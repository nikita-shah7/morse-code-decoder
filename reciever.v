==> flow/design.v <==
`timescale 1ns / 1ps
module reciever(clk, serial_inp, s_out);
input serial_inp;		 
input clk;			 
reg [7:0]state = 8'hff;			
wire [1:0]p_in;			 
output reg [7:0]s_out;
parameter [7:0]reset_state=8'hff;
parameter [7:0]a = 8'h00;
parameter [7:0]b = 8'h01;
parameter [7:0]c = 8'h02;
parameter [7:0]d = 8'h03;
parameter [7:0]e = 8'h04;
parameter [7:0]f = 8'h05;
parameter [7:0]g = 8'h06;
parameter [7:0]h = 8'h07;
parameter [7:0]i = 8'h08;
parameter [7:0]j = 8'h09;
parameter [7:0]k = 8'h0a;
parameter [7:0]l = 8'h0b;
parameter [7:0]m = 8'h0c;
parameter [7:0]n = 8'h0d;
parameter [7:0]o = 8'h0e;
parameter [7:0]p = 8'h0f;
parameter [7:0]q = 8'h10;
parameter [7:0]r = 8'h11;
parameter [7:0]s = 8'h12;
parameter [7:0]t = 8'h13;
parameter [7:0]u = 8'h14;
parameter [7:0]v = 8'h15;
parameter [7:0]w = 8'h16;
parameter [7:0]x = 8'h17;
parameter [7:0]y = 8'h18;
parameter [7:0]z = 8'h19;
parameter [7:0]zero = 8'h20;
parameter [7:0]one = 8'h21;
parameter [7:0]two = 8'h22;
parameter [7:0]three = 8'h23;
parameter [7:0]four = 8'h24;
parameter [7:0]five = 8'h25;
parameter [7:0]six = 8'h26;
parameter [7:0]seven = 8'h27;
parameter [7:0]eight = 8'h28;
parameter [7:0]nine = 8'h29;
parameter [7:0]ds1 = 8'h2a;
parameter [7:0]ds2 = 8'h2b;
parameter [7:0]ds3 = 8'h2c;
transmitter trans_rec(
    .serial_inp(serial_inp),
    .parallel_out(p_in),
    .clk(clk)
);
always@(posedge clk)
begin
	case(state)
		reset_state:  
		case(p_in)
			2'b00:begin
			state<=state;
			s_out<=8'h20;end
			2'b01:begin       
			state<=e;
			s_out<=8'h20;end
			2'b10:begin      
			state<=t;
			s_out<=8'h20;end
			2'b11:begin
			state<=reset_state;
			s_out<=8'h20;end
		endcase
		a:  
		case(p_in)
			2'b00:begin
			state<=state;
			s_out<=8'h20;end
			2'b01:begin
			state<=r;
			s_out<=8'h20;end
			2'b10:begin
			state<=w;
			s_out<=8'h20;end
			2'b11:begin
			state<=reset_state;
			s_out<=8'h41;end
		endcase
		b:  
		case(p_in)
			2'b00:begin
			state<=state;
			s_out<=8'h20;end
			2'b01:begin
			state<=six;
			s_out<=8'h20;end
			2'b10:begin
			state<=reset_state;
			s_out<=8'h20;end
			2'b11:begin
			state<=reset_state;
			s_out<=8'h42;end
		endcase
		c:  
		case(p_in)
			2'b00:begin
			state<=state;
			s_out<=8'h20;end
			2'b01:begin
			state<=reset_state;
			s_out<=8'h20;end
			2'b10:begin
			state<=reset_state;
			s_out<=8'h20;end
			2'b11:begin
			state<=reset_state;
			s_out<=8'h43;end
		endcase
		d:  
		case(p_in)
			2'b00:begin
			state<=state;
			s_out<=8'h20;end
			2'b01:begin
			state<=b;
			s_out<=8'h20;end
			2'b10:begin
			state<=x;
			s_out<=8'h20;end
			2'b11:begin
			state<=reset_state;
			s_out<=8'h44;end
		endcase
		e:  
		case(p_in)
			2'b00:begin
			state<=state;
			s_out<=8'h20;end
			2'b01:begin
			state<=i;
			s_out<=8'h20;end
			2'b10:begin
			state<=a;
			s_out<=8'h20;end
			2'b11:begin
			state<=reset_state;
			s_out<=8'h45;end
		endcase
		f:  
		case(p_in)
			2'b00:begin
			state<=state;
			s_out<=8'h20;end
			2'b01:begin
			state<=reset_state;
			s_out<=8'h20;end
			2'b10:begin
			state<=reset_state;
			s_out<=8'h20;end
			2'b11:begin
			state<=reset_state;
			s_out<=8'h46;end
		endcase
		g:  
		case(p_in)
			2'b00:begin
			state<=state;
			s_out<=8'h20;end
			2'b01:begin
			state<=z;
			s_out<=8'h20;end
			2'b10:begin
			state<=q;
			s_out<=8'h20;end
			2'b11:begin
			state<=reset_state;
			s_out<=8'h47;end
		endcase
		h:  
		case(p_in)
			2'b00:begin
			state<=state;
			s_out<=8'h20;end
			2'b01:begin
			state<=five;
			s_out<=8'h20;end
			2'b10:begin
			state<=four;
			s_out<=8'h20;end
			2'b11:begin
			state<=reset_state;
			s_out<=8'h48;end
		endcase
		i:  
		case(p_in)
			2'b00:begin
			state<=state;
			s_out<=8'h20;end
			2'b01:begin
			state<=s;
			s_out<=8'h20;end
			2'b10:begin
			state<=u;
			s_out<=8'h20;end
			2'b11:begin
			state<=reset_state;
			s_out<=8'h49;end
		endcase
		j:  
		case(p_in)
			2'b00:begin
			state<=state;
			s_out<=8'h20;end
			2'b01:begin
			state<=reset_state;
			s_out<=8'h20;end
			2'b10:begin
			state<=one;
			s_out<=8'h20;end
			2'b11:begin
			state<=reset_state;
			s_out<=8'h4A;end
		endcase
		k:  
		case(p_in)
			2'b00:begin
			state<=state;
			s_out<=8'h20;end
			2'b01:begin
			state<=c;
			s_out<=8'h20;end
			2'b10:begin
			state<=y;
			s_out<=8'h20;end
			2'b11:begin
			state<=reset_state;
			s_out<=8'h4B;end
		endcase
		l:  
		case(p_in)
			2'b00:begin
			state<=state;
			s_out<=8'h20;end
			2'b01:begin
			state<=reset_state;
			s_out<=8'h20;end
			2'b10:begin
			state<=reset_state;
			s_out<=8'h20;end
			2'b11:begin
			state<=reset_state;
			s_out<=8'h4C;end
		endcase
		m:  
		case(p_in)
			2'b00:begin
			state<=state;
			s_out<=8'h20;end
			2'b01:begin
			state<=g;
			s_out<=8'h20;end
			2'b10:begin
			state<=o;
			s_out<=8'h20;end
			2'b11:begin
			state<=reset_state;
			s_out<=8'h4D;end
		endcase
		n:  
		case(p_in)
			2'b00:begin
			state<=state;
			s_out<=8'h20;end
			2'b01:begin
			state<=d;
			s_out<=8'h20;end
			2'b10:begin
			state<=k;
			s_out<=8'h20;end
			2'b11:begin
			state<=reset_state;
			s_out<=8'h4E;end
		endcase
		o:  
		case(p_in)
			2'b00:begin
			state<=state;
			s_out<=8'h20;end
			2'b01:begin
			state<=ds1;
			s_out<=8'h20;end
			2'b10:begin
			state<=reset_state;
			s_out<=8'h20;end
			2'b11:begin
			state<=reset_state;
			s_out<=8'h4F;end
		endcase
		p:  
		case(p_in)
			2'b00:begin
			state<=state;
			s_out<=8'h20;end
			2'b01:begin
			state<=reset_state;
			s_out<=8'h20;end
			2'b10:begin
			state<=reset_state;
			s_out<=8'h20;end
			2'b11:begin
			state<=reset_state;
			s_out<=8'h50;end
		endcase
		q:  
		case(p_in)
			2'b00:begin
			state<=state;
			s_out<=8'h20;end
			2'b01:begin
			state<=reset_state;
			s_out<=8'h20;end
			2'b10:begin
			state<=reset_state;
			s_out<=8'h20;end
			2'b11:begin
			state<=reset_state;
			s_out<=8'h51;end
		endcase
		r:  
		case(p_in)
			2'b00:begin
			state<=state;
			s_out<=8'h20;end
			2'b01:begin
			state<=l;
			s_out<=8'h20;end
			2'b10:begin
			state<=reset_state;
			s_out<=8'h20;end
			2'b11:begin
			state<=reset_state;
			s_out<=8'h52;end
		endcase
		s:  
		case(p_in)
			2'b00:begin
			state<=state;
			s_out<=8'h20;end
			2'b01:begin
			state<=h;
			s_out<=8'h20;end
			2'b10:begin
			state<=v;
			s_out<=8'h20;end
			2'b11:begin
			state<=reset_state;
			s_out<=8'h53;end
		endcase
		t:  
		case(p_in)
			2'b00:begin
			state<=state;
			s_out<=8'h20;end
			2'b01:begin
			state<=n;
			s_out<=8'h20;end
			2'b10:begin
			state<=m;
			s_out<=8'h20;end
			2'b11:begin
			state<=reset_state;
			s_out<=8'h54;end
		endcase
		u:  
		case(p_in)
			2'b00:begin
			state<=state;
			s_out<=8'h20;end
			2'b01:begin
			state<=f;
			s_out<=8'h20;end
			2'b10:begin
			state<=ds3;
			s_out<=8'h20;end
			2'b11:begin
			state<=reset_state;
			s_out<=8'h55;end
		endcase
		v:  
		case(p_in)
			2'b00:begin
			state<=state;
			s_out<=8'h20;end
			2'b01:begin
			state<=reset_state;
			s_out<=8'h20;end
			2'b10:begin
			state<=three;
			s_out<=8'h20;end
			2'b11:begin
			state<=reset_state;
			s_out<=8'h56;end
		endcase
		w:  
		case(p_in)
			2'b00:begin
			state<=state;
			s_out<=8'h20;end
			2'b01:begin
			state<=p;
			s_out<=8'h20;end
			2'b10:begin
			state<=j;
			s_out<=8'h20;end
			2'b11:begin
			state<=reset_state;
			s_out<=8'h57;end
		endcase
		x:  
		case(p_in)
			2'b00:begin
			state<=state;
			s_out<=8'h20;end
			2'b01:begin
			state<=reset_state;
			s_out<=8'h20;end
			2'b10:begin
			state<=reset_state;
			s_out<=8'h20;end
			2'b11:begin
			state<=reset_state;
			s_out<=8'h58;end
		endcase
		y:  
		case(p_in)
			2'b00:begin
			state<=state;
			s_out<=8'h20;end
			2'b01:begin
			state<=reset_state;
			s_out<=8'h20;end
			2'b10:begin
			state<=reset_state;
			s_out<=8'h20;end
			2'b11:begin
			state<=reset_state;
			s_out<=8'h59;end
		endcase
		z:  
		case(p_in)
			2'b00:begin
			state<=state;
			s_out<=8'h20;end
			2'b01:begin
			state<=seven;
			s_out<=8'h20;end
			2'b10:begin
			state<=reset_state;
			s_out<=8'h20;end
			2'b11:begin
			state<=reset_state;
			s_out<=8'h5A;end
		endcase
		one:  
		case(p_in)
			2'b00:begin
			state<=state;
			s_out<=8'h20;end
			2'b01:begin
			state<=reset_state;
			s_out<=8'h20;end
			2'b10:begin
			state<=reset_state;
			s_out<=8'h20;end
			2'b11:begin
			state<=reset_state;
			s_out<=8'h31;end
		endcase
		two:  
		case(p_in)
			2'b00:begin
			state<=state;
			s_out<=8'h20;end
			2'b01:begin
			state<=reset_state;
			s_out<=8'h20;end
			2'b10:begin
			state<=reset_state;
			s_out<=8'h20;end
			2'b11:begin
			state<=reset_state;
			s_out<=8'h32;end
		endcase
		three:  
		case(p_in)
			2'b00:begin
			state<=state;
			s_out<=8'h20;end
			2'b01:begin
			state<=reset_state;
			s_out<=8'h20;end
			2'b10:begin
			state<=reset_state;
			s_out<=8'h20;end
			2'b11:begin
			state<=reset_state;
			s_out<=8'h33;end
		endcase
		four:  
		case(p_in)
			2'b00:begin
			state<=state;
			s_out<=8'h20;end
			2'b01:begin
			state<=reset_state;
			s_out<=8'h20;end
			2'b10:begin
			state<=reset_state;
			s_out<=8'h20;end
			2'b11:begin
			state<=reset_state;
			s_out<=8'h34;end
		endcase
		five:  
		case(p_in)
			2'b00:begin
			state<=state;
			s_out<=8'h20;end
			2'b01:begin
			state<=reset_state;
			s_out<=8'h20;end
			2'b10:begin
			state<=reset_state;
			s_out<=8'h20;end
			2'b11:begin
			state<=reset_state;
			s_out<=8'h35;end
		endcase
		six:  
		case(p_in)
			2'b00:begin
			state<=state;
			s_out<=8'h20;end
			2'b01:begin
			state<=reset_state;
			s_out<=8'h20;end
			2'b10:begin
			state<=reset_state;
			s_out<=8'h20;end
			2'b11:begin
			state<=reset_state;
			s_out<=8'h36;end
		endcase
		seven:  
		case(p_in)
			2'b00:begin
			state<=state;
			s_out<=8'h20;end
			2'b01:begin
			state<=reset_state;
			s_out<=8'h20;end
			2'b10:begin
			state<=reset_state;
			s_out<=8'h20;end
			2'b11:begin
			state<=reset_state;
			s_out<=8'h37;end
		endcase
		eight:  
		case(p_in)
			2'b00:begin
			state<=state;
			s_out<=8'h20;end
			2'b01:begin
			state<=reset_state;
			s_out<=8'h20;end
			2'b10:begin
			state<=reset_state;
			s_out<=8'h20;end
			2'b11:begin
			state<=reset_state;
			s_out<=8'h38;end
		endcase
		nine:  
		case(p_in)
			2'b00:begin
			state<=state;
			s_out<=8'h20;end
			2'b01:begin
			state<=reset_state;
			s_out<=8'h20;end
			2'b10:begin
			state<=reset_state;
			s_out<=8'h20;end
			2'b11:begin
			state<=reset_state;
			s_out<=8'h39;end
		endcase
		zero:  
		case(p_in)
			2'b00:begin
			state<=state;
			s_out<=8'h20;end
			2'b01:begin
			state<=reset_state;
			s_out<=8'h20;end
			2'b10:begin
			state<=reset_state;
			s_out<=8'h20;end
			2'b11:begin
			state<=reset_state;
			s_out<=8'h30;end
		endcase
		ds1:  
		case(p_in)
			2'b00:begin
			state<=state;
			s_out<=8'h20;end
			2'b01:begin
			state<=eight;
			s_out<=8'h20;end
			2'b10:begin
			state<=reset_state;
			s_out<=8'h20;end
			2'b11:begin
			state<=reset_state;
			s_out<=8'h20;end
		endcase
		ds2:  
		case(p_in)
			2'b00:begin
			state<=state;
			s_out<=8'h20;end
			2'b01:begin
			state<=nine;
			s_out<=8'h20;end
			2'b10:begin
			state<=zero;
			s_out<=8'h20;end
			2'b11:begin
			state<=reset_state;
			s_out<=8'h20;end
		endcase
		ds3:  
		case(p_in)
			2'b00:begin
			state<=state;
			s_out<=8'h20;end
			2'b01:begin
			state<=reset_state;
			s_out<=8'h20;end
			2'b10:begin
			state<=two;
			s_out<=8'h20;end
			2'b11:begin
			state<=reset_state;
			s_out<=8'h20;end
		endcase
		default:  
		case(p_in)
			2'b00:begin
			state<=state;
			s_out<=8'h20;end
			2'b01:begin
			state<=reset_state;
			s_out<=8'h20;end
			2'b10:begin
			state<=reset_state;
			s_out<=8'h20;end
			2'b11:begin
			state<=reset_state;
			s_out<=8'h20;end
		endcase
	endcase
end
endmodule
`timescale 1ns / 1ps
module transmitter(serial_inp, parallel_out, clk);
input serial_inp;        
input clk;           
reg [3:0]state=4'b0000;
output reg [1:0]parallel_out;        
parameter [3:0] s0 = 4'b0000;
parameter [3:0] s1 = 4'b0001;
parameter [3:0] s2 = 4'b0010;
parameter [3:0] s3 = 4'b0011;
parameter [3:0] s4 = 4'b0100;
parameter [3:0] s5 = 4'b0101;
parameter [3:0] s6 = 4'b0110;
parameter [3:0] s7 = 4'b0111;
parameter [3:0] s8 = 4'b1000;
always@(posedge clk)
    begin
        case(state)
            s0:
            begin
                parallel_out<=2'b00;
                if(~serial_inp)
                    state<=s1;
                else 
                    state<=s0;
            end
            s1:
            begin
                parallel_out<=2'b00;
                if(~serial_inp)
                    state<=s7;
                else 
                    state<=s2;
            end
            s2:
            begin
                parallel_out<=2'b00;
                if(~serial_inp)
                    state<=s3;
                else 
                    state<=s4;
            end
            s3:
            begin
                parallel_out<=2'b01;
                if(~serial_inp)
                    state<=s7;
                else 
                    state<=s2;
            end
            s4:
            begin
                parallel_out<=2'b00;
                if(~serial_inp)
                    state<=s0;
                else 
                    state<=s5;
            end
            s5:
            begin
                parallel_out<=2'b00;
                if(~serial_inp)
                    state<=s6;
                else 
                    state<=s0;
            end
            s6:
            begin
                parallel_out<=2'b10;
                if(~serial_inp)
                    state<=s7;
                else 
                    state<=s2;
            end
            s7:
            begin
                parallel_out<=2'b00;
                if(~serial_inp)
                    state<=s8;
                else 
                    state<=s2;
            end
            s8:
            begin
                parallel_out<=2'b11;
                if(~serial_inp)
                    state<=s8;
                else 
                    state<=s2;
            end
        endcase
    end
endmodule
Reports on reciever
What the tools print for reciever, step after step.
Lines are those of the file above, counted from 1.
Not given: --
Set-up
  top: reciever
  clock: clk
  standard-cell library: sky130hd
  corner: tt_025C_1v80

Word-level counts
Source: Yosys, flattened and elaborated, memories not mapped. Widths are those after wreduce. Registers that Yosys merges into a memory's read port (data or address) are not register bits. Print and check cells do not count. Equal cells are merged and count once.
Cells by class
  shift operators: 0
  eq/ne operators: 74
  mux-type cells: 71
  div/mod/pow operators: 0
  bitwise operators: 0
  multiply operators: 0
  $add $sub $neg: 0
  reduce/logical cells: 14
  order comparisons: 0
Operator list (number)
  case mux 8 bit (select 2 bit): 44
  case mux 8 bit (select 3 bit): 15
  case mux 8 bit (select 36 bit): 1
  case mux 8 bit (select 23 bit): 1
  == test 8 x 6 -> 1 bit (second input constant): 13
  == test 8 x 5 -> 1 bit (second input constant): 10
  == test 8 x 4 -> 1 bit (second input constant): 8
  != test 2 bit (second input constant): 23
  == test 8 x 3 -> 1 bit (second input constant): 4
  != test 24 x 1 -> 1 bit (second input constant): 1
  AND reduction 24 bit: 1
  case mux 4 bit (select 6 bit): 1
  == test 4 x 3 -> 1 bit (second input constant): 4
  == test 8 x 2 -> 1 bit (second input constant): 2
  2-to-1 mux 8 bit: 2
  2-to-1 mux 3 bit: 4
  OR reduction 3 bit: 3
  nonzero test 9 bit: 1
  == test 4 x 2 -> 1 bit (second input constant): 2
  == test 8 x 1 -> 1 bit (second input constant): 1
  == test 8 bit (second input constant): 1
  logical NOT 8 bit: 1
  case mux 2 bit (select 4 bit): 1
  OR reduction 2 bit: 3
  OR reduction 6 bit: 1
  == test 2 bit (second input constant): 2
  == test 4 x 1 -> 1 bit (second input constant): 1
  == test 4 bit (second input constant): 1
Not listed: further kinds 7, cells in them 7.
Bit counts
  flip-flop bits (word level): 22
  cells after elaboration: 163
  bits in latches: 0
  output and inout bits: 8
  memories kept: 0
  input port bits: 2
  bits in read-only memories: 0
  word width x clocked read ports: 0
  RAM bits: 0

Logic depth
Depth = most cells in a row (Yosys ltp): at word level without a register or memory, in the mapped netlist without a sequential cell, where the memories' decode and read muxes count.
Depth
  word-level depth: 4
  ABC_AREA: 0
  depth in mapped cells: 9
  gate-level depth less buffers: 5

Netlist
The flow's flattened synthesis, as Yosys stat reports it; memories are mapped. The netlist is that of the ABC_AREA named above (0 if unset); the other value can give another one.
The area totals of this step are shown rounded.
Synthesis totals
  buffer cells: 37
  sequential part of the area: 0.000551 sq mm
  mapped area: 0.00256 sq mm
  flip-flop cells: 22
  mapped cells: 357
Cell types
  sky130_fd_sc_hd__edfxtp_1: number 11, area in all 330.317 sq um
  sky130_fd_sc_hd__dfxtp_1: number 11, area in all 220.211 sq um
  sky130_fd_sc_hd__o21ai_0: number 28, area in all 140.134 sq um
  sky130_fd_sc_hd__a21oi_1: number 27, area in all 135.13 sq um
  sky130_fd_sc_hd__nand2_1: number 33, area in all 123.869 sq um
  sky130_fd_sc_hd__nor2_1: number 26, area in all 97.594 sq um
  sky130_fd_sc_hd__buf_2: number 19, area in all 95.091 sq um
  sky130_fd_sc_hd__a211oi_1: number 10, area in all 75.072 sq um
  sky130_fd_sc_hd__nand3_1: number 13, area in all 65.062 sq um
  sky130_fd_sc_hd__nor2b_1: number 10, area in all 62.56 sq um
  sky130_fd_sc_hd__o22ai_1: number 10, area in all 62.56 sq um
  sky130_fd_sc_hd__nand4_1: number 8, area in all 50.048 sq um
  sky130_fd_sc_hd__clkbuf_1: number 11, area in all 41.29 sq um
  sky130_fd_sc_hd__inv_1: number 11, area in all 41.29 sq um
  sky130_fd_sc_hd__nor3_1: number 8, area in all 40.038 sq um
  sky130_fd_sc_hd__a22oi_1: number 5, area in all 37.536 sq um
  sky130_fd_sc_hd__a31oi_1: number 6, area in all 37.536 sq um
  sky130_fd_sc_hd__nor3b_1: number 5, area in all 37.536 sq um
Not listed: further types 54, cells in them 105.
By module: a second synthesis without flattening, with its own total; a netlist apart from the flattened one above.
Second synthesis, totals
  cells (unflattened synthesis): 334
  area total of the unflattened synthesis: 0.00253 sq mm
Each row is one instance without its submodules.
By module
  reciever: cells 294, seq. area 0.00035 sq mm, area 0.00214 sq mm, times used 1
  transmitter: cells 40, seq. area 0.00018 sq mm, area 0.000393 sq mm, times used 1

Worst setup path after synthesis
OpenSTA on the mapped netlist: ideal clock, no wires. The path of least setup slack (recovery checks aside). Input and output delay are each 20% of the period. Register names are those of the netlist, which keeps one name where synthesis merged equal registers.
Path after synthesis
  path type: flip-flop to flip-flop
  from: register state[3]
  to: register state[4]
  slack: 0.301 ns
  period: 2.26 ns
  time at the first pin: 0.000 ns
  path delay: 1.959 ns
  buffers on the path: 2
  stages on the path: 8
  required time: 1.987 ns
  library setup time: 0.273 ns
  arrival time: 1.686 ns
  synthesis period reached: 1.959 ns
"path delay" = arrival - input delay + setup time.
"stages on the path": output pins that drive a net of the path, with the launching flip-flop's if there is one; two outputs of one cell count as two.
"synthesis period reached" is the clock period less the worst setup slack; recovery checks do not enter. This is arithmetic on one report: input and output delays are still those of the set period (20% each).
The rows between start and end are the longest chain of elaborated cells between them; the timing report does not say that the signal goes this way. Where chains are equally long, one stands for them.
A line is the first line of the expression or statement that the cell stems from. Yosys adds cells for indexed reads and writes and turns some case tables into memories.
At most two assigning lines are given for a register; there are more.
The path ends at the data pin of a flip-flop with enable; ways to the enable are not counted.
On the way, after synthesis
  cells stage by stage: sky130_fd_sc_hd__edfxtp_1 sky130_fd_sc_hd__buf_2 sky130_fd_sc_hd__clkbuf_1 sky130_fd_sc_hd__mux2_2 sky130_fd_sc_hd__o22ai_1 sky130_fd_sc_hd__o32ai_1 sky130_fd_sc_hd__nor4_1 sky130_fd_sc_hd__nand3_1
  cells in the longest elaborated chain: 2
  elaborated cells on any way between the ends: 24
  source lines of those cells: 1
  those cells by class: 22 x eq/ne; 1 x mux; 1 x reduce/logical
RTL lines, path after synthesis
  start, declared: line 5  | reg [7:0]state = 8'hff;
  start, assigned: line 59  | state<=state;
  start, assigned: line 62  | state<=e;
  == test 8 x 6 -> 1 bit: line 55  | case(state)
  case mux 8 bit (select 23 bit): line 55
  end, assigned: line 59
  end, assigned: line 62
  end, declared: line 5

2 stored runs of reciever in the flow (synthesis by Yosys, layout by OpenROAD, sky130hd cells), in arbitrary order. Constraints: input delay and output delay 20% of the set period each, output load 0.01 pF.
[run 1] settings: period_ns=3.4, CORE_UTILIZATION=64, SETUP_SLACK_MARGIN=0.82, PLACE_DENSITY=0.92, HOLD_SLACK_MARGIN=-0.04, CORE_MARGIN=10, CELL_PAD_IN_SITES_GLOBAL_PLACEMENT=1, ABC_AREA=0, GPL_TIMING_DRIVEN=1, CTS_CLUSTER_DIAMETER=190, SLEW_MARGIN=10, CAP_MARGIN=20
[run 1] result: did not finish, placement stopped with GPL-0301
[run 2] settings: period_ns=2.12, CORE_UTILIZATION=48, SETUP_SLACK_MARGIN=-0.0, PLACE_DENSITY=0.85, CELL_PAD_IN_SITES_DETAIL_PLACEMENT=2, TNS_END_PERCENT=60, ABC_AREA=0, GPL_ROUTABILITY_DRIVEN=0, CTS_CLUSTER_SIZE=42, SLEW_MARGIN=5, CAP_MARGIN=20, CORE_MARGIN=2
[run 2] result: did not finish, placement stopped with DPL-0033
